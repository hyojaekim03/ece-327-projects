==> flow/design.v <==
module ctrl # (
    parameter VEC_ADDRW = 8,
    parameter MAT_ADDRW = 9,
    parameter VEC_SIZEW = VEC_ADDRW + 1,
    parameter MAT_SIZEW = MAT_ADDRW + 1
)(
    input  clk,
    input  rst,
    input  start,
    input  [VEC_ADDRW-1:0] vec_start_addr,
    input  [VEC_SIZEW-1:0] vec_num_words,
    input  [MAT_ADDRW-1:0] mat_start_addr,
    input  [MAT_SIZEW-1:0] mat_num_rows_per_olane,
    output [VEC_ADDRW-1:0] vec_raddr,
    output [MAT_ADDRW-1:0] mat_raddr,
    output accum_first,
    output accum_last,
    output ovalid,
    output busy
);
enum {IDLE, COMPUTE} state, next_state;
logic valid_pipe;
logic [VEC_ADDRW-1:0] r_vec_base_addr;
logic [MAT_ADDRW-1:0] r_mat_base_addr;
logic [VEC_SIZEW-1:0] r_num_vec_words;
logic [MAT_SIZEW-1:0] r_num_rows; 
logic [VEC_SIZEW-1:0] vec_idx;
logic [MAT_SIZEW-1:0] row_idx;
logic [VEC_SIZEW-1:0] vec_idx_pipe [2:0];
logic [MAT_SIZEW-1:0] row_idx_pipe [2:0];
logic [MAT_ADDRW-1:0] r_mat_raddr_pipe [2:0];
logic r_ovalid_pipe [2:0];
logic [VEC_ADDRW-1:0] r_vec_raddr;
logic [MAT_ADDRW-1:0] r_mat_raddr;
logic r_accum_first;
logic r_accum_last;
logic r_ovalid;
logic r_busy;
integer i;
always_ff @(posedge clk) begin
    if (rst) begin 
        state               <= IDLE; 
        r_vec_base_addr     <= 0;
        r_mat_base_addr     <= 0;
        r_num_vec_words     <= 0;
        r_num_rows          <= 0; 
        vec_idx             <= 0; 
        row_idx             <= 0;
        valid_pipe <= 0;
    end else begin 
        state               <= next_state;
        if (state == IDLE) begin
            r_vec_base_addr     <= vec_start_addr;
            r_mat_base_addr     <= mat_start_addr;
            r_num_vec_words     <= vec_num_words;
            r_num_rows          <= mat_num_rows_per_olane;
            r_vec_raddr   = 0;
            r_mat_raddr   = 0;
            r_accum_first = 0;
            r_accum_last  = 0;
            r_ovalid      = 0;
            r_busy        = 0;
        end else begin
            if (vec_idx == r_num_vec_words - 1) begin
                vec_idx         <= 0;
                row_idx         <= row_idx + 1;
            end else begin
                vec_idx         <= vec_idx + 1;
            end
            vec_idx_pipe[0]     <= vec_idx;
            row_idx_pipe[0]     <= row_idx;
            r_ovalid            <= 1;
            r_ovalid_pipe[0]    <= r_ovalid;
            for (i = 1; i < 3; i = i + 1) begin
                vec_idx_pipe[i]     <= vec_idx_pipe[i-1];
                row_idx_pipe[i]     <= vec_idx_pipe[i-1];
                r_ovalid_pipe[i]    <= r_ovalid_pipe[i-1];
            end
            r_mat_raddr_pipe[0] <= row_idx * r_num_vec_words;
            r_mat_raddr_pipe[1] <= r_mat_raddr_pipe[0] + vec_idx_pipe[0];
            r_mat_raddr_pipe[2] <= r_mat_raddr_pipe[1] + r_mat_base_addr;
            r_mat_raddr         <= r_mat_raddr_pipe[2];
            r_vec_raddr         <= r_vec_base_addr + vec_idx_pipe[2];
            r_accum_first       <= (vec_idx_pipe[2] == 0);
            r_accum_last        <= (vec_idx_pipe[2] == r_num_vec_words - 1);
            r_busy              <= 1;
        end 
        valid_pipe <= r_ovalid_pipe[2];
    end 
end
always_comb begin: state_decoder
  case (state)
    IDLE : 
        next_state = (start) ? COMPUTE : IDLE;
    COMPUTE : 
        next_state = ((row_idx == r_num_rows) && (vec_idx == r_num_vec_words-1)) ? IDLE : COMPUTE;
    default: next_state = IDLE;
  endcase 
end
assign vec_raddr    = r_vec_raddr;
assign mat_raddr    = r_mat_raddr;
assign accum_first  = r_accum_first;
assign accum_last   = r_accum_last; 
assign ovalid       = valid_pipe;
assign busy         = r_busy;
endmodule
Step by step through the tools: ctrl
What the tools print for ctrl, step after step. Line numbers count from 1 in the design file above. Operators carry their Yosys type and port widths (W data, S select, Z words). Library cell names are shortened. A cell with - has no value.

Top: ctrl. Clock: clk. Library: sky130hd. Corner: tt_025C_1v80.

Word-level counts
Source: Yosys, flattened and elaborated. Widths are those after wreduce. Registers that Yosys merges into a memory's read port (data or address) are not register bits. Print and check cells do not count. Equal cells are merged and count once.

Register bits after elaboration: 165. Under input port bits stands 39. For output and inout port bits the number is 21. The figure for elaborated cells is 45.

Add/subtract/negate cells: 6. Multipliers: 1. Equal/unequal tests: 4. The entry for mux-type cells reads 5. For bitwise logic cells the number is 2. Reductions and logical operators: 5.

Operators by type and width (number): $mul A10 B9 Y9 (1); $eq A9 B32 Y1 (2); $eq A32 B1 Y1 const B (1); $logic_not A32 Y1 (1); $add A9 B9 Y9 (2); $add A10 B1 Y10 const B (1); $eq A10 B10 Y1 (1); $sub A9 B1 Y10 const B (1); $add A9 B1 Y9 const B (1); $logic_not A9 Y1 (1); $mux W9 (1); $add A8 B8 Y8 (1); $reduce_and A2 Y1 (2); $mux W1 (3); $not A1 Y1 (2); $pmux W1 S2 (1); $logic_and A1 B1 Y1 (1).

Logic depth
Yosys ltp: most cells in a row. Word level: on the elaborated netlist, between registers, memories and ports. Mapped: between sequential cells and ports; inverters and the memories' decode and read muxes count.

For depth in word-level cells the number is 5. The entry for ABC_AREA reads 0. The entry for gate-level depth with buffers reads 16. The figure for gate-level depth less buffers is 14.

After synthesis
Yosys stat after the flow's synthesis: flattened, memories mapped to cells. It holds for the ABC_AREA given above (unset counts as 0); a run with the other value may have another netlist. Totals and module areas in this step are rounded.

The entry for standard cells after synthesis reads 688. Under chip area (Yosys) stands 7401 um^2. The entry for sequential area reads 3473 um^2. Under flip-flops stands 135. The entry for buffers reads 34.

Cell types: edfxtp_1 (number 77, total area 2.31E+03 um^2); dfxtp_1 (number 58, total area 1.16E+03 um^2); ha_1 (number 43, total area 538.016 um^2); xnor2_1 (number 55, total area 481.712 um^2); fa_1 (number 21, total area 420.403 um^2); mux2i_1 (number 38, total area 380.365 um^2); nor2_1 (number 66, total area 247.738 um^2); xor2_1 (number 22, total area 192.685 um^2); nand2_1 (number 50, total area 187.68 um^2); inv_1 (number 42, total area 157.651 um^2); nor2b_1 (number 24, total area 150.144 um^2); a21oi_1 (number 24, total area 120.115 um^2); clkbuf_1 (number 26, total area 97.594 um^2); nand4_1 (number 15, total area 93.84 um^2); and2_1 (number 13, total area 81.328 um^2); nor3_1 (number 15, total area 75.072 um^2); o21ai_0 (number 13, total area 65.062 um^2); a21o_1 (number 8, total area 60.058 um^2).

Other cell types: 29; their cells: 78.

Path before layout
Source: OpenSTA report_checks on the synthesized netlist (no wires, ideal clock, input and output delay 20% of the period each), path of least setup slack; recovery checks are left aside. Register names are those of the netlist, which keeps one name where synthesis merged equal registers.

Path kind: input to register. Start: input port rst. End: register r_mat_raddr_pipe[0][0]. The entry for period reads 4.82 ns. The entry for input delay reads 0.964 ns. Library setup time: 0.472 ns. Time at the first pin: 0.964 ns. Data arrival time: 3.943 ns. Data required time: 4.348 ns. Under path slack stands 0.405 ns. For delay of the path the number is 3.451 ns. The figure for stages on the path is 4. The figure for buffers on the path is 3. Synthesis period reached: 4.415 ns.

"delay of the path" = arrival - input delay + setup time. "stages on the path": output pins that drive a net of the path, with the launching flip-flop's if there is one; two outputs of one cell count as two. "synthesis period reached" is the clock period less the worst setup slack; recovery checks do not enter. This is arithmetic on one report: input and output delays are still those of the set period (20% each). Between the ends stands the longest chain of elaborated cells between them, by number of cells; it is not shown to be the way that was timed. Of several equally long chains one is given. Each line given opens the expression or statement behind the cell; cells for indexed reads and writes are added by Yosys, which also makes memories of some case tables.

Path through: clkbuf_1 > clkbuf_1 > clkbuf_1 > nor2_1. The figure for length of the longest elaborated chain is 2. For elaborated cells between the ends (all ways) the number is 2. For RTL lines with such cells the number is 0. Classes of those cells: logic: 1; reduce/logical: 1.

Ends and longest elaborated chain, post-synthesis: start, declared (RTL line 8) `input  rst,`; $not A1 Y1; $reduce_and A2 Y1; end, assigned (RTL line 79) `r_mat_raddr_pipe[0] <= row_idx * r_num_vec_words;`; end, declared (RTL line 31) `logic [MAT_ADDRW-1:0] r_mat_raddr_pipe [2:0];`.

Timing after layout
Path of least setup slack in the final report of run A (OpenROAD, finished layout, wires in). Where an end is a register, its clock arrival counts in the times.

Path kind: register to register. Start: register r_num_vec_words[2]. End: register r_mat_raddr_pipe[0][8]. The entry for period reads 5.4 ns. Library setup time: 0.25 ns. Time at the first pin: 0.42 ns. Data arrival time: 4.47 ns. Data required time: 5.58 ns. Under path slack stands 1.11 ns. The figure for stages on the path is 15. The figure for buffers on the path is 0.

Between the ends stands the longest chain of elaborated cells between them, by number of cells; it is not shown to be the way that was timed. Of several equally long chains one is given.

Path through: dfxtp_1 > nand2_1 > fa_1 > inv_1 > fa_1 > ha_1 > inv_1 > fa_1 > inv_1 > fa_1 > a21o_1 > a21oi_1 > xnor2_1 > xnor2_1 > xnor2_1. The figure for length of the longest elaborated chain is 1. For elaborated cells between the ends (all ways) the number is 1. For RTL lines with such cells the number is 1. Classes of those cells: mul: 1.

Ends and longest elaborated chain, after layout: start, declared (RTL line 25) `logic [VEC_SIZEW-1:0] r_num_vec_words;`; start, assigned (RTL line 45) `r_num_vec_words     <= 0;`; start, assigned (RTL line 55) `r_num_vec_words     <= vec_num_words;`; $mul A10 B9 Y9 (RTL line 79) `r_mat_raddr_pipe[0] <= row_idx * r_num_vec_words;`; end, assigned (RTL line 79); end, declared (RTL line 31) `logic [MAT_ADDRW-1:0] r_mat_raddr_pipe [2:0];`.

==> runs of ctrl <==
Measured data: module ctrl, platform sky130hd, 2 stored runs of the flow under differing settings, order arbitrary. Input and output delays are each 20% of the period that was set; the output load is 0.01 pF. "reached clock period": clock period set for the run, less the worst setup slack. It is reckoned from that one timing run; input and output delays stay at 20% of the period that was set. "total power of the final layout" rests on the timing tool's default activity at the inputs, not on a simulated workload. Values from the reports are rounded here.

Run A has these settings: period_ns 5.4; CORE_UTILIZATION 37; SETUP_SLACK_MARGIN -0.35; PLACE_DENSITY 0.8; CORE_MARGIN 10; CELL_PAD_IN_SITES_GLOBAL_PLACEMENT 0; TNS_END_PERCENT 70; ABC_AREA 0; GPL_TIMING_DRIVEN 1; CTS_CLUSTER_SIZE 38; CTS_CLUSTER_DIAMETER 34; CAP_MARGIN 15; SLEW_MARGIN 20; MAX_ROUTING_LAYER met5. For the total negative slack the run shows 0.000 ns. The reached clock period stands at 4.293 ns. For the area of the synthesized netlist the run shows 7,401 um^2. The measured worst setup slack after layout is 1.107 ns. The area inside the die boundary comes to 26,060 um^2. The total power of the final layout stands at 0.002645 W. The standard-cell area after layout comes to 8,813 um^2.

Run B has these settings: period_ns 2.67; CORE_UTILIZATION 59; SETUP_SLACK_MARGIN 0.71; PLACE_DENSITY_LB_ADDON 0.02; CORE_MARGIN 6; CELL_PAD_IN_SITES_DETAIL_PLACEMENT 2; CTS_CLUSTER_DIAMETER 38; CAP_MARGIN 35; MIN_ROUTING_LAYER met2; SLEW_MARGIN 20. Outcome: no final report: placement broke off with DPL-0033.
