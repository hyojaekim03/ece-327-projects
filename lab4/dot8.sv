==> flow/design.v <==
module dot8 # (
    parameter IWIDTH = 8,
    parameter OWIDTH = 32
)(
    input clk,
    input rst,
    input signed [8*IWIDTH-1:0] vec0,
    input signed [8*IWIDTH-1:0] vec1,
    input ivalid,
    output signed [OWIDTH-1:0] result,
    output ovalid
);
logic signed [IWIDTH-1:0] r_input_a [7:0];
logic signed [IWIDTH-1:0] r_input_b [7:0];
logic signed [2*IWIDTH-1:0] r_stage_1 [7:0];
logic signed [2*IWIDTH-1:0] r_stage_2 [3:0];
logic signed [OWIDTH-1:0] r_stage_3 [1:0];
logic signed [OWIDTH-1:0] r_out;
logic r_ovalid [4:0];
logic r_ivalid [4:0];
integer i; 
always_ff @ (posedge clk) begin
    if (rst) begin
        for (i = 0; i < IWIDTH; i = i + 1) begin
            r_input_a[i] <= 0;
            r_input_b[i] <= 0;
            r_stage_1[i] <= 0;
        end
        for (i=0; i < IWIDTH/2; i = i+1) begin
            r_stage_2[i] <= 0;
        end
        for (i=0; i < IWIDTH/4; i = i+1) begin
            r_stage_3[i] <= 0;
        end
        for (i = 0; i < 5; i = i+1) begin
            r_ivalid[i] <= 0;
        end
        r_out <= 0;
    end else begin
        r_ivalid[0] <= ivalid;
        for (int i = 1; i < 5; i += 1) begin
            r_ivalid[i] <= r_ivalid[i-1];
        end
    r_input_a[0] <= vec0[0*IWIDTH +: IWIDTH];
    r_input_a[1] <= vec0[1*IWIDTH +: IWIDTH];
    r_input_a[2] <= vec0[2*IWIDTH +: IWIDTH];
    r_input_a[3] <= vec0[3*IWIDTH +: IWIDTH];
    r_input_a[4] <= vec0[4*IWIDTH +: IWIDTH];
    r_input_a[5] <= vec0[5*IWIDTH +: IWIDTH];
    r_input_a[6] <= vec0[6*IWIDTH +: IWIDTH];
    r_input_a[7] <= vec0[7*IWIDTH +: IWIDTH];
    r_input_b[0] <= vec1[0*IWIDTH +: IWIDTH];
    r_input_b[1] <= vec1[1*IWIDTH +: IWIDTH];
    r_input_b[2] <= vec1[2*IWIDTH +: IWIDTH];
    r_input_b[3] <= vec1[3*IWIDTH +: IWIDTH];
    r_input_b[4] <= vec1[4*IWIDTH +: IWIDTH];
    r_input_b[5] <= vec1[5*IWIDTH +: IWIDTH];
    r_input_b[6] <= vec1[6*IWIDTH +: IWIDTH];
    r_input_b[7] <= vec1[7*IWIDTH +: IWIDTH];
    for (i = 0; i < IWIDTH; i = i+ 1) begin
        r_stage_1[i] <= $signed(r_input_a[i]) * $signed(r_input_b[i]);
    end
    r_stage_2[0] <= $signed(r_stage_1[0]) + $signed(r_stage_1[1]);
    r_stage_2[1] <= $signed(r_stage_1[2]) + $signed(r_stage_1[3]);
    r_stage_2[2] <= $signed(r_stage_1[4]) + $signed(r_stage_1[5]);
    r_stage_2[3] <= $signed(r_stage_1[6]) + $signed(r_stage_1[7]);
    r_stage_3[0] <= $signed(r_stage_2[0]) + $signed(r_stage_2[1]);
    r_stage_3[1] <= $signed(r_stage_2[2]) + $signed(r_stage_2[3]);
    r_out <= $signed(r_stage_3[0]) + $signed(r_stage_3[1]);
    end  
end    
assign result = r_out;
assign ovalid = r_ivalid[4];
endmodule
Tool chain data of dot8
What the tools print for dot8, step after step.
Line numbers count from 1 in the design file above.
Operators carry their Yosys type and port widths (W data, S select, Z words).
Library cell names are shortened.
{"block": "inputs", "design": "dot8", "clk_port": "clk", "cell_library": "sky130hd", "corner": "tt_025C_1v80"}

Elaborated design
Source: Yosys, flattened and elaborated. Widths are those after wreduce; folded enables and synchronous resets count as part of the registers. Registers that Yosys merges into a memory's read port (data or address) are not register bits. Print and check cells do not count. Equal cells are merged and count once.
{"block": "op_classes", "add_sub_neg": 7, "multipliers": 8}
{"block": "op_table", "cell": "$mul A8 B8 Y16", "n": 8}
{"block": "op_table", "cell": "$add A16 B16 Y16", "n": 4}
{"block": "op_table", "cell": "$add A16 B16 Y17", "n": 2}
{"block": "op_table", "cell": "$add A32 B32 Y32", "n": 1}
{"block": "word_totals", "regBits": 421, "output_inout_bits": 33, "word_cells": 51}

Depth
Depth = most cells in a row (Yosys ltp): at word level without a register or memory, in the mapped netlist without a sequential cell, where the memories' decode and read muxes count.
{"block": "logic_depth", "ltp_word": 1, "ABC_AREA": 1, "mapped_depth": 23}

After synthesis
Source: synth_stat.txt of the flow (Yosys; design flattened, memories mapped). It holds for the ABC_AREA given above (unset counts as 0); a run with the other value may have another netlist.
{"block": "by_type", "cell_type": "fa_1", "n": 447, "area_total_um2": 8.95E+03}
{"block": "by_type", "cell_type": "dfxtp_1", "n": 391, "area_total_um2": 7.83E+03}
{"block": "by_type", "cell_type": "inv_1", "n": 1361, "area_total_um2": 5108.65}
{"block": "by_type", "cell_type": "ha_1", "n": 341, "area_total_um2": 4.27E+03}
{"block": "by_type", "cell_type": "nand2_1", "n": 1110, "area_total_um2": 4.17E+03}
{"block": "by_type", "cell_type": "nor2_1", "n": 544, "area_total_um2": 2.04E+03}
{"block": "by_type", "cell_type": "a21oi_1", "n": 281, "area_total_um2": 1.41E+03}
{"block": "by_type", "cell_type": "nand3_1", "n": 151, "area_total_um2": 755.725}
{"block": "by_type", "cell_type": "o21ai_0", "n": 137, "area_total_um2": 685.658}
{"block": "by_type", "cell_type": "clkbuf_1", "n": 130, "area_total_um2": 487.968}
{"block": "by_type", "cell_type": "xnor2_1", "n": 27, "area_total_um2": 236.477}
{"block": "by_type", "cell_type": "xor2_1", "n": 22, "area_total_um2": 192.685}
{"block": "by_type", "cell_type": "o21a_1", "n": 23, "area_total_um2": 172.666}
{"block": "by_type", "cell_type": "buf_2", "n": 31, "area_total_um2": 155.149}
{"block": "by_type", "cell_type": "nand3b_1", "n": 10, "area_total_um2": 75.072}
{"block": "by_type", "cell_type": "a21boi_0", "n": 9, "area_total_um2": 67.565}
{"block": "by_type", "cell_type": "a21o_1", "n": 9, "area_total_um2": 67.565}
{"block": "by_type", "cell_type": "nand2_2", "n": 9, "area_total_um2": 56.304}
Not listed: further types 22, cells in them 73.
{"block": "synth_totals", "stdcells": 5106, "synth_area_um2": 37224.5, "seqArea_um2": 7827.5, "ffs": 391}

Path before layout
OpenSTA on the mapped netlist: ideal clock, no wires. The path of least setup slack (recovery checks aside). Input and output delay are each 20% of the period. Register names are those of the netlist, which keeps one name where synthesis merged equal registers.
{"block": "synth_path", "path_type": "reg2reg", "startpoint": "register r_input_b[7][2]", "endpoint": "register r_stage_1[7][15]", "period_ps": 9860, "setup_ps": 113, "t_first_pin_ps": 0, "arrival_ps": 3839, "setup_slack_ps": 5909, "delay_ps": 3952, "driving_pins": 16, "synth_period_reached_ps": 3951}
"delay_ps" is the arrival time less input delay plus setup time.
"driving_pins": output pins that drive a net of the path, with the launching flip-flop's if there is one; two outputs of one cell count as two.
"synth_period_reached_ps" is the clock period less the worst setup slack; recovery checks do not enter. This is arithmetic on one report: input and output delays are still those of the set period (20% each).
Between the ends stands the longest chain of elaborated cells between them, by number of cells; it is not shown to be the way that was timed. Of several equally long chains one is given.
A line is the first line of the expression or statement that the cell stems from. Yosys adds cells for indexed reads and writes and turns some case tables into memories.
{"block": "synth_between", "cell_sequence": "dfxtp_1 > clkbuf_1 > nand2_1 > fa_1 > inv_1 > fa_1 > inv_1 > fa_1 > inv_1 > fa_1 > ha_1 > a21oi_1 > a21boi_0 > nand3_1 > nor2_1 > nor2_1", "elab_chain_cells": 1, "cells_between": 1, "classes_between": "mul: 1"}
{"block": "synth_rtl", "element": "start, declared", "line": 14, "rtl": "logic signed [IWIDTH-1:0] r_input_b [7:0];"}
{"block": "synth_rtl", "element": "start, assigned", "line": 26, "rtl": "r_input_b[i] <= 0;"}
{"block": "synth_rtl", "element": "start, assigned", "line": 59, "rtl": "r_input_b[7] <= vec1[7*IWIDTH +: IWIDTH];"}
{"block": "synth_rtl", "element": "$mul A8 B8 Y16", "line": 61, "rtl": "r_stage_1[i] <= $signed(r_input_a[i]) * $signed(r_input_b[i]);"}
{"block": "synth_rtl", "element": "end, assigned", "line": 27, "rtl": "r_stage_1[i] <= 0;"}
{"block": "synth_rtl", "element": "end, assigned", "line": 61}
{"block": "synth_rtl", "element": "end, declared", "line": 15, "rtl": "logic signed [2*IWIDTH-1:0] r_stage_1 [7:0];"}

Worst path after layout
Path of least setup slack in the final report of run A (OpenROAD, finished layout, wires in). Where an end is a register, its clock arrival counts in the times.
The report prints the path's times to 10 ps; the period is as set.
{"block": "layout_path", "path_type": "reg2reg", "startpoint": "register r_input_b[0][2]", "endpoint": "register r_stage_1[0][15]", "period_ps": 6640, "setup_ps": 60, "t_first_pin_ps": 690, "arrival_ps": 5390, "setup_slack_ps": 1880, "driving_pins": 17}
Between the ends stands the longest chain of elaborated cells between them, by number of cells; it is not shown to be the way that was timed. Of several equally long chains one is given.
{"block": "layout_between", "cell_sequence": "dfxtp_1 > clkbuf_1 > nand2_1 > fa_1 > inv_1 > fa_1 > inv_1 > fa_1 > inv_1 > fa_1 > ha_1 > a21oi_1 > a21boi_0 > nand3_1 > nand2_1 > nand2_1 > nor2_1", "elab_chain_cells": 1, "cells_between": 1, "classes_between": "mul: 1"}
{"block": "layout_rtl", "element": "start, declared", "line": 14, "rtl": "logic signed [IWIDTH-1:0] r_input_b [7:0];"}
{"block": "layout_rtl", "element": "start, assigned", "line": 26, "rtl": "r_input_b[i] <= 0;"}
{"block": "layout_rtl", "element": "start, assigned", "line": 52, "rtl": "r_input_b[0] <= vec1[0*IWIDTH +: IWIDTH];"}
{"block": "layout_rtl", "element": "$mul A8 B8 Y16", "line": 61, "rtl": "r_stage_1[i] <= $signed(r_input_a[i]) * $signed(r_input_b[i]);"}
{"block": "layout_rtl", "element": "end, assigned", "line": 27, "rtl": "r_stage_1[i] <= 0;"}
{"block": "layout_rtl", "element": "end, assigned", "line": 61}
{"block": "layout_rtl", "element": "end, declared", "line": 15, "rtl": "logic signed [2*IWIDTH-1:0] r_stage_1 [7:0];"}

--- measured runs ---
Top module dot8; platform sky130hd; tools Yosys and OpenROAD; 2 stored runs in no particular order. Input and output delays are each 20% of the period that was set; the output load is 0.01 pF.
By "achieved_period_ps" is meant the clock period of the run minus its worst setup slack. This is arithmetic on one report: input and output delays are still those of the set period (20% each).
"worst_path_time_ps" means the part of the period allowed to the worst setup path (the constraints hold back 20% at inputs and 20% at outputs) less its slack; where the path has registers, the arrival times of their clocks count too.
"worst_path_time_ps" is known to 10 ps.

{"run": "run A", "settings": { "period_ns": 6.64, "CORE_UTILIZATION": 25, "SETUP_SLACK_MARGIN": 0.21, "CELL_PAD_IN_SITES_GLOBAL_PLACEMENT": 3, "ABC_AREA": 1, "GPL_TIMING_DRIVEN": 0, "GPL_ROUTABILITY_DRIVEN": 1, "CTS_CLUSTER_DIAMETER": 38, "MAX_ROUTING_LAYER": "met5", "CAP_MARGIN": 20, "CORE_MARGIN": 2, "SLEW_MARGIN": 20 }, "results": { "die_area_um2": 151999.0, "worst_path_time_ps": 4760, "worst_path_kind": "reg2reg", "setup_worst_slack_ps": 1882, "achieved_period_ps": 4758, "post_route_stdcell_area_um2": 44963.1, "synth_area_um2": 37224.5, "utilization_pct": 30.4 }}
{"run": "run B", "settings": { "period_ns": 3.55, "CORE_UTILIZATION": 37, "SETUP_SLACK_MARGIN": 0.99, "PLACE_DENSITY_LB_ADDON": 0.1, "GPL_TIMING_DRIVEN": 1, "GPL_ROUTABILITY_DRIVEN": 0, "CTS_CLUSTER_DIAMETER": 165, "CAP_MARGIN": 0, "SLEW_MARGIN": 30, "MIN_ROUTING_LAYER": "met1", "MAX_ROUTING_LAYER": "met5", "CORE_MARGIN": 2 }, "results": { "die_area_um2": 95391.4, "worst_path_time_ps": 4130, "worst_path_kind": "reg2reg", "setup_worst_slack_ps": -581, "achieved_period_ps": 4131, "post_route_stdcell_area_um2": 45213.4, "synth_area_um2": 34386.7, "utilization_pct": 49.2 }}
--- end ---
