==> flow/design.v <==
module tanh (
    input  clk,          
    input  rst,          
    input  [13:0] i_x,   
    input  i_valid,      
    output o_ready,      
    output [13:0] o_fx,  
    output o_valid,      
    input  i_ready       
);
localparam signed [13:0] A0 = 14'b11101010101011;  
localparam signed [13:0] A1 = 14'b00001000100010;  
localparam signed [13:0] A2 = 14'b11111100100011;  
localparam signed [13:0] A3 = 14'b00000001011001;  
localparam signed [13:0] A4 = 14'b11111111011100;  
logic signed [13:0] x_pipeline [0:19];  
logic signed [13:0] x2_pipeline[0:14];  
logic signed [13:0] result_pipeline[0:12];  
logic               valid_pipeline[0:19];  
logic signed [27:0] mul_stage[0:6];  
integer i;
always_ff @(posedge clk) begin
    if (rst) begin  
        for (i = 0; i <= 19; i++) begin
            x_pipeline[i]      <= 0;
            x2_pipeline[i]     <= 0;
            valid_pipeline[i]  <= 0;
        end
        for (i = 0; i <= 12; i++) begin
            result_pipeline[i] <= 0;
        end
        for (i = 0; i <= 6; i++) begin
            mul_stage[i] <= 0;
        end
    end else if (i_ready) begin
        x_pipeline[0]      <= i_x;
        valid_pipeline[0]  <= i_valid;
        mul_stage[0]       <= $signed(x_pipeline[0]) * $signed(x_pipeline[0]);
        x_pipeline[1]      <= x_pipeline[0];
        valid_pipeline[1]  <= valid_pipeline[0];
        result_pipeline[1] <= mul_stage[0] >>> 12;
        x2_pipeline[2]     <= mul_stage[0] >>> 12;
        x_pipeline[2]      <= x_pipeline[1];
        valid_pipeline[2]  <= valid_pipeline[1];
        mul_stage[1]       <= $signed(result_pipeline[1]) * A4;
        x_pipeline[3]      <= x_pipeline[2];
        x2_pipeline[3]     <= x2_pipeline[2];
        valid_pipeline[3]  <= valid_pipeline[2];
        result_pipeline[2] <= mul_stage[1] >>> 12;
        x_pipeline[4]      <= x_pipeline[3];
        x2_pipeline[4]     <= x2_pipeline[3];
        valid_pipeline[4]  <= valid_pipeline[3];
        result_pipeline[3] <= result_pipeline[2] + A3;
        x_pipeline[5]      <= x_pipeline[4];
        x2_pipeline[5]     <= x2_pipeline[4];
        valid_pipeline[5]  <= valid_pipeline[4];
        mul_stage[2]       <= $signed(result_pipeline[3]) * $signed(x2_pipeline[5]);
        x_pipeline[6]      <= x_pipeline[5];
        x2_pipeline[6]     <= x2_pipeline[5];
        valid_pipeline[6]  <= valid_pipeline[5];
        result_pipeline[4] <= mul_stage[2] >>> 12;
        x_pipeline[7]      <= x_pipeline[6];
        x2_pipeline[7]     <= x2_pipeline[6];
        valid_pipeline[7]  <= valid_pipeline[6];
        result_pipeline[5] <= result_pipeline[4] + A2;
        x_pipeline[8]      <= x_pipeline[7];
        x2_pipeline[8]     <= x2_pipeline[7];
        valid_pipeline[8]  <= valid_pipeline[7];
        mul_stage[3]       <= $signed(result_pipeline[5]) * $signed(x2_pipeline[8]);
        x_pipeline[9]      <= x_pipeline[8];
        x2_pipeline[9]     <= x2_pipeline[8];
        valid_pipeline[9]  <= valid_pipeline[8];
        result_pipeline[6] <= mul_stage[3] >>> 12;
        x_pipeline[10]     <= x_pipeline[9];
        x2_pipeline[10]    <= x2_pipeline[9];
        valid_pipeline[10] <= valid_pipeline[9];
        result_pipeline[7] <= result_pipeline[6] + A1;
        x_pipeline[11]     <= x_pipeline[10];
        x2_pipeline[11]    <= x2_pipeline[10];
        valid_pipeline[11] <= valid_pipeline[10];
        mul_stage[4]       <= $signed(result_pipeline[7]) * $signed(x2_pipeline[11]);
        x_pipeline[12]     <= x_pipeline[11];
        x2_pipeline[12]    <= x2_pipeline[11];
        valid_pipeline[12] <= valid_pipeline[11];
        result_pipeline[8] <= mul_stage[4] >>> 12;
        x_pipeline[13]     <= x_pipeline[12];
        x2_pipeline[13]    <= x2_pipeline[12];
        valid_pipeline[13] <= valid_pipeline[12];
        result_pipeline[9] <= result_pipeline[8] + A0;
        x_pipeline[14]     <= x_pipeline[13];
        x2_pipeline[14]    <= x2_pipeline[13];
        valid_pipeline[14] <= valid_pipeline[13];
        mul_stage[5]       <= $signed(result_pipeline[9]) * $signed(x2_pipeline[14]);
        x_pipeline[15]     <= x_pipeline[14];
        valid_pipeline[15] <= valid_pipeline[14];
        result_pipeline[10] <= mul_stage[5] >>> 12;
        x_pipeline[16]      <= x_pipeline[15];
        valid_pipeline[16]  <= valid_pipeline[15];
        mul_stage[6]       <= $signed(result_pipeline[10]) * $signed(x_pipeline[16]);
        x_pipeline[17]     <= x_pipeline[16];
        valid_pipeline[17] <= valid_pipeline[16];
        result_pipeline[11] <= mul_stage[6] >>> 12;
        x_pipeline[18]      <= x_pipeline[17];
        valid_pipeline[18]  <= valid_pipeline[17];
        result_pipeline[12] <= result_pipeline[11] + x_pipeline[18];
        valid_pipeline[19]  <= valid_pipeline[18];
    end
end
assign o_fx    = result_pipeline[12];
assign o_valid = valid_pipeline[19];
assign o_ready = i_ready;
endmodule
* Tool chain data of tanh
What the tools print for tanh, step after step.
Lines are those of the file above, counted from 1.
Operators: Yosys type, input widths -> output width; for muxes data width and select width s.
The mark n/a stands for no value.
- Top :: tanh
- Clock :: clk
- Cell library :: sky130hd
- Timing corner :: tt_025C_1v80

* Word level
Yosys after proc, flatten, opt, wreduce and memory -nomap, before mapping. Enables and synchronous resets that opt folds into registers are not counted as muxes. Print and check cells are not counted. Equal cells are merged and count once.
- Add/sub/neg operators :: 5
- $mul :: 7
** Operators with widths (number)
- $mul 14x14->26 :: 6
- $mul 14x5->19 const B :: 1
- $add 14x11->14 const B :: 1
- $add 14x12->14 const B :: 1
- $add 14x14->14 :: 1
- $add 14x9->14 const B :: 1
- $add 9x8->10 const B :: 1
- Register bits :: 792
- Output and inout port bits :: 16
- Input bits :: 18
- Cells after elaboration :: 82

* Longest topological paths
Depth = most cells in a row (Yosys ltp): at word level without a register or memory, in the mapped netlist without a sequential cell, where the memories' decode and read muxes count.
- Depth in word-level cells :: 1
- ABC_AREA :: 0
- Depth in mapped cells :: 26
- Depth with buffers taken out :: 25

* After synthesis
Yosys stat after the flow's synthesis: flattened, memories mapped to cells. It holds for the ABC_AREA given above (unset counts as 0); a run with the other value may have another netlist.
The area totals of this step are shown rounded.
** Cell types
- sky130_fd_sc_hd__fa_1 :: number 1070, area in all 2.14E+04 sq um
- sky130_fd_sc_hd__dfxtp_1 :: number 706, area in all 1.41E+04 sq um
- sky130_fd_sc_hd__mux2i_1 :: number 602, area in all 6.03E+03 sq um
- sky130_fd_sc_hd__ha_1 :: number 426, area in all 5.33E+03 sq um
- sky130_fd_sc_hd__inv_1 :: number 1267, area in all 4.76E+03 sq um
- sky130_fd_sc_hd__and2_1 :: number 500, area in all 3128 sq um
- sky130_fd_sc_hd__nor2_1 :: number 746, area in all 2.8E+03 sq um
- sky130_fd_sc_hd__nand2_1 :: number 500, area in all 1876.8 sq um
- sky130_fd_sc_hd__xnor2_1 :: number 148, area in all 1.3E+03 sq um
- sky130_fd_sc_hd__clkbuf_1 :: number 255, area in all 957.168 sq um
- sky130_fd_sc_hd__xor2_1 :: number 64, area in all 560.538 sq um
- sky130_fd_sc_hd__a21oi_1 :: number 78, area in all 390.374 sq um
- sky130_fd_sc_hd__nor2b_1 :: number 61, area in all 381.616 sq um
- sky130_fd_sc_hd__o21ai_0 :: number 68, area in all 340.326 sq um
- sky130_fd_sc_hd__a211oi_1 :: number 40, area in all 300.288 sq um
- sky130_fd_sc_hd__a21o_1 :: number 32, area in all 240.23 sq um
- sky130_fd_sc_hd__buf_1 :: number 63, area in all 236.477 sq um
- sky130_fd_sc_hd__nand2b_1 :: number 32, area in all 200.192 sq um
Other cell types: 54; their cells: 209.
- Mapped cells :: 6867
- Area of sequential cells :: 14100 sq um
- Buffers :: 319
- Flip-flop cells :: 706
- Mapped area :: 65900 sq um

* Worst setup path after synthesis
OpenSTA on the mapped netlist: ideal clock, no wires. The path of least setup slack (recovery checks aside). Input and output delay are each 20% of the period. Register names are those of the netlist, which keeps one name where synthesis merged equal registers.
- Kind :: flip-flop to flip-flop
- Start :: register result_pipeline[3][12]
- End :: register mul_stage[2][25]
- Arrival :: 5.997 ns
- Period :: 8.81 ns
- Library setup time :: 0.086 ns
- Stages on the path :: 22
- Delay of the path :: 6.083 ns
- Path buffers :: 1
- Path slack :: 2.727 ns
- Time at the first pin :: 0.000 ns
- Data required time :: 8.724 ns
- Synthesis period reached :: 6.083 ns
"delay of the path" is the arrival time less input delay plus setup time.
"stages on the path" counts driving pins, that of a launching flip-flop among them; a cell with two outputs on the path counts twice.
"synthesis period reached" is the clock period less the worst setup slack; recovery checks do not enter. This is arithmetic on one report: input and output delays are still those of the set period (20% each).
The rows between start and end are the longest chain of elaborated cells between them; the timing report does not say that the signal goes this way. Where chains are equally long, one stands for them.
A line is the first line of the expression or statement that the cell stems from. Yosys adds cells for indexed reads and writes and turns some case tables into memories.
- Path through :: sky130_fd_sc_hd__dfxtp_1 -> sky130_fd_sc_hd__clkbuf_1 -> sky130_fd_sc_hd__nand2_1 -> sky130_fd_sc_hd__inv_1 -> sky130_fd_sc_hd__fa_1 -> sky130_fd_sc_hd__fa_1 -> sky130_fd_sc_hd__fa_1 -> sky130_fd_sc_hd__fa_1 -> sky130_fd_sc_hd__fa_1 -> sky130_fd_sc_hd__inv_1 -> sky130_fd_sc_hd__fa_1 -> sky130_fd_sc_hd__inv_1 -> sky130_fd_sc_hd__ha_1 -> sky130_fd_sc_hd__a2111o_1 -> sky130_fd_sc_hd__a31oi_1 -> sky130_fd_sc_hd__o41ai_2 -> sky130_fd_sc_hd__a221oi_2 -> sky130_fd_sc_hd__o21ai_2 -> sky130_fd_sc_hd__o41ai_4 -> sky130_fd_sc_hd__o21ai_1 -> sky130_fd_sc_hd__xnor2_1 -> sky130_fd_sc_hd__a211oi_1
- Cells in the longest elaborated chain :: 1
- Elaborated cells between the ends (all ways) :: 1
- RTL lines with such cells :: 1
- Classes of those cells :: mul (1)
** RTL lines, path post-synthesis
- start, declared :: RTL line 18 : logic signed [13:0] result_pipeline[0:12];
- start, assigned :: RTL line 30 : result_pipeline[i] <= 0;
- start, assigned :: RTL line 53 : result_pipeline[3] <= result_pipeline[2] + A3;
- $mul 14x14->26 :: RTL line 57 : mul_stage[2]       <= $signed(result_pipeline[3]) * $signed(x2_pipeline[5]);
- end, assigned :: RTL line 33 : mul_stage[i] <= 0;
- end, assigned :: RTL line 57

* Timing after layout
From the final timing report of run A: the path of least setup slack in the routed layout; clock arrival at registers is part of the times.
- Kind :: flip-flop to flip-flop
- Start :: register x_pipeline[16][2]
- End :: register mul_stage[6][22]
- Library setup time :: 0.15 ns
- Path slack :: 3.46 ns
- Stages on the path :: 25
- Period :: 10.2 ns
- Time at the first pin :: 0.66 ns
- Data required time :: 10.71 ns
- Arrival :: 7.25 ns
- Path buffers :: 0
The rows between start and end are the longest chain of elaborated cells between them; the timing report does not say that the signal goes this way. Where chains are equally long, one stands for them.
- Path through :: sky130_fd_sc_hd__dfxtp_1 -> sky130_fd_sc_hd__and2_1 -> sky130_fd_sc_hd__fa_1 -> sky130_fd_sc_hd__inv_1 -> sky130_fd_sc_hd__fa_1 -> sky130_fd_sc_hd__inv_1 -> sky130_fd_sc_hd__fa_1 -> sky130_fd_sc_hd__inv_1 -> sky130_fd_sc_hd__fa_1 -> sky130_fd_sc_hd__inv_1 -> sky130_fd_sc_hd__fa_1 -> sky130_fd_sc_hd__inv_1 -> sky130_fd_sc_hd__fa_1 -> sky130_fd_sc_hd__inv_1 -> sky130_fd_sc_hd__ha_1 -> sky130_fd_sc_hd__o21a_1 -> sky130_fd_sc_hd__o21ai_0 -> sky130_fd_sc_hd__a211oi_1 -> sky130_fd_sc_hd__a211oi_2 -> sky130_fd_sc_hd__a211oi_1 -> sky130_fd_sc_hd__o31ai_2 -> sky130_fd_sc_hd__nand2b_1 -> sky130_fd_sc_hd__a21oi_1 -> sky130_fd_sc_hd__or4_1 -> sky130_fd_sc_hd__o211ai_1
- Cells in the longest elaborated chain :: 1
- Elaborated cells between the ends (all ways) :: 1
- RTL lines with such cells :: 1
- Classes of those cells :: mul (1)
** RTL lines, path post-layout
- start, declared :: RTL line 16 : logic signed [13:0] x_pipeline [0:19];
- start, assigned :: RTL line 25 : x_pipeline[i]      <= 0;
- start, assigned :: RTL line 97 : x_pipeline[16]      <= x_pipeline[15];
- $mul 14x14->26 :: RTL line 99 : mul_stage[6]       <= $signed(result_pipeline[10]) * $signed(x_pipeline[16]);
- end, assigned :: RTL line 33 : mul_stage[i] <= 0;
- end, assigned :: RTL line 99

==> runs of tanh <==
Design tanh on sky130hd. What follows are 2 stored runs of the flow, each under its own settings; their order means nothing. The constraints put input and output delay at 20% of the set period each and load the outputs with 0.01 pF.
"period reached" is the run's clock period less its worst setup slack. It is reckoned from that one timing run; input and output delays stay at 20% of the period that was set.
"critical setup path time": the worst setup path's part of the clock period (all of it between registers, 20% less for each end at a port) less its slack. A launch clock that arrives late makes it longer, a capture clock that arrives late makes it shorter.
"power" rests on the timing tool's default activity at the inputs, not on a simulated workload.
The measured numbers are rounded.

** Run A
- Settings :: period_ns=10.2; CORE_UTILIZATION=59; PLACE_DENSITY_LB_ADDON=0.27; CELL_PAD_IN_SITES_GLOBAL_PLACEMENT=2; GPL_ROUTABILITY_DRIVEN=0; CTS_CLUSTER_DIAMETER=159; CAP_MARGIN=15; CORE_MARGIN=2; SLEW_MARGIN=20
- Netlist area reported by Yosys :: 65,900 sq um
- Die footprint :: 114,000 sq um
- Standard-cell area after layout :: 70,100 sq um
- Worst setup slack after layout :: 3.46 ns
- Total negative setup slack :: 0.000 ns
- Post-route worst hold slack :: 0.452 ns
- Power :: 0.00696 W
- Period reached :: 6.740 ns
- Critical setup path time :: 6.74 ns
- Critical path type :: flip-flop to flip-flop

** Run B
- Settings :: period_ns=7.09; SETUP_SLACK_MARGIN=1.17; CAP_MARGIN=20; CORE_MARGIN=2; CORE_UTILIZATION=40; SLEW_MARGIN=20
- Netlist area reported by Yosys :: 65,900 sq um
- Die footprint :: 168,000 sq um
- Standard-cell area after layout :: 73,300 sq um
- Worst setup slack after layout :: 1.07 ns
- Total negative setup slack :: 0.000 ns
- Post-route worst hold slack :: 0.449 ns
- Power :: 0.00981 W
- Period reached :: 6.023 ns
- Critical setup path time :: 6.02 ns
- Critical path type :: flip-flop to flip-flop
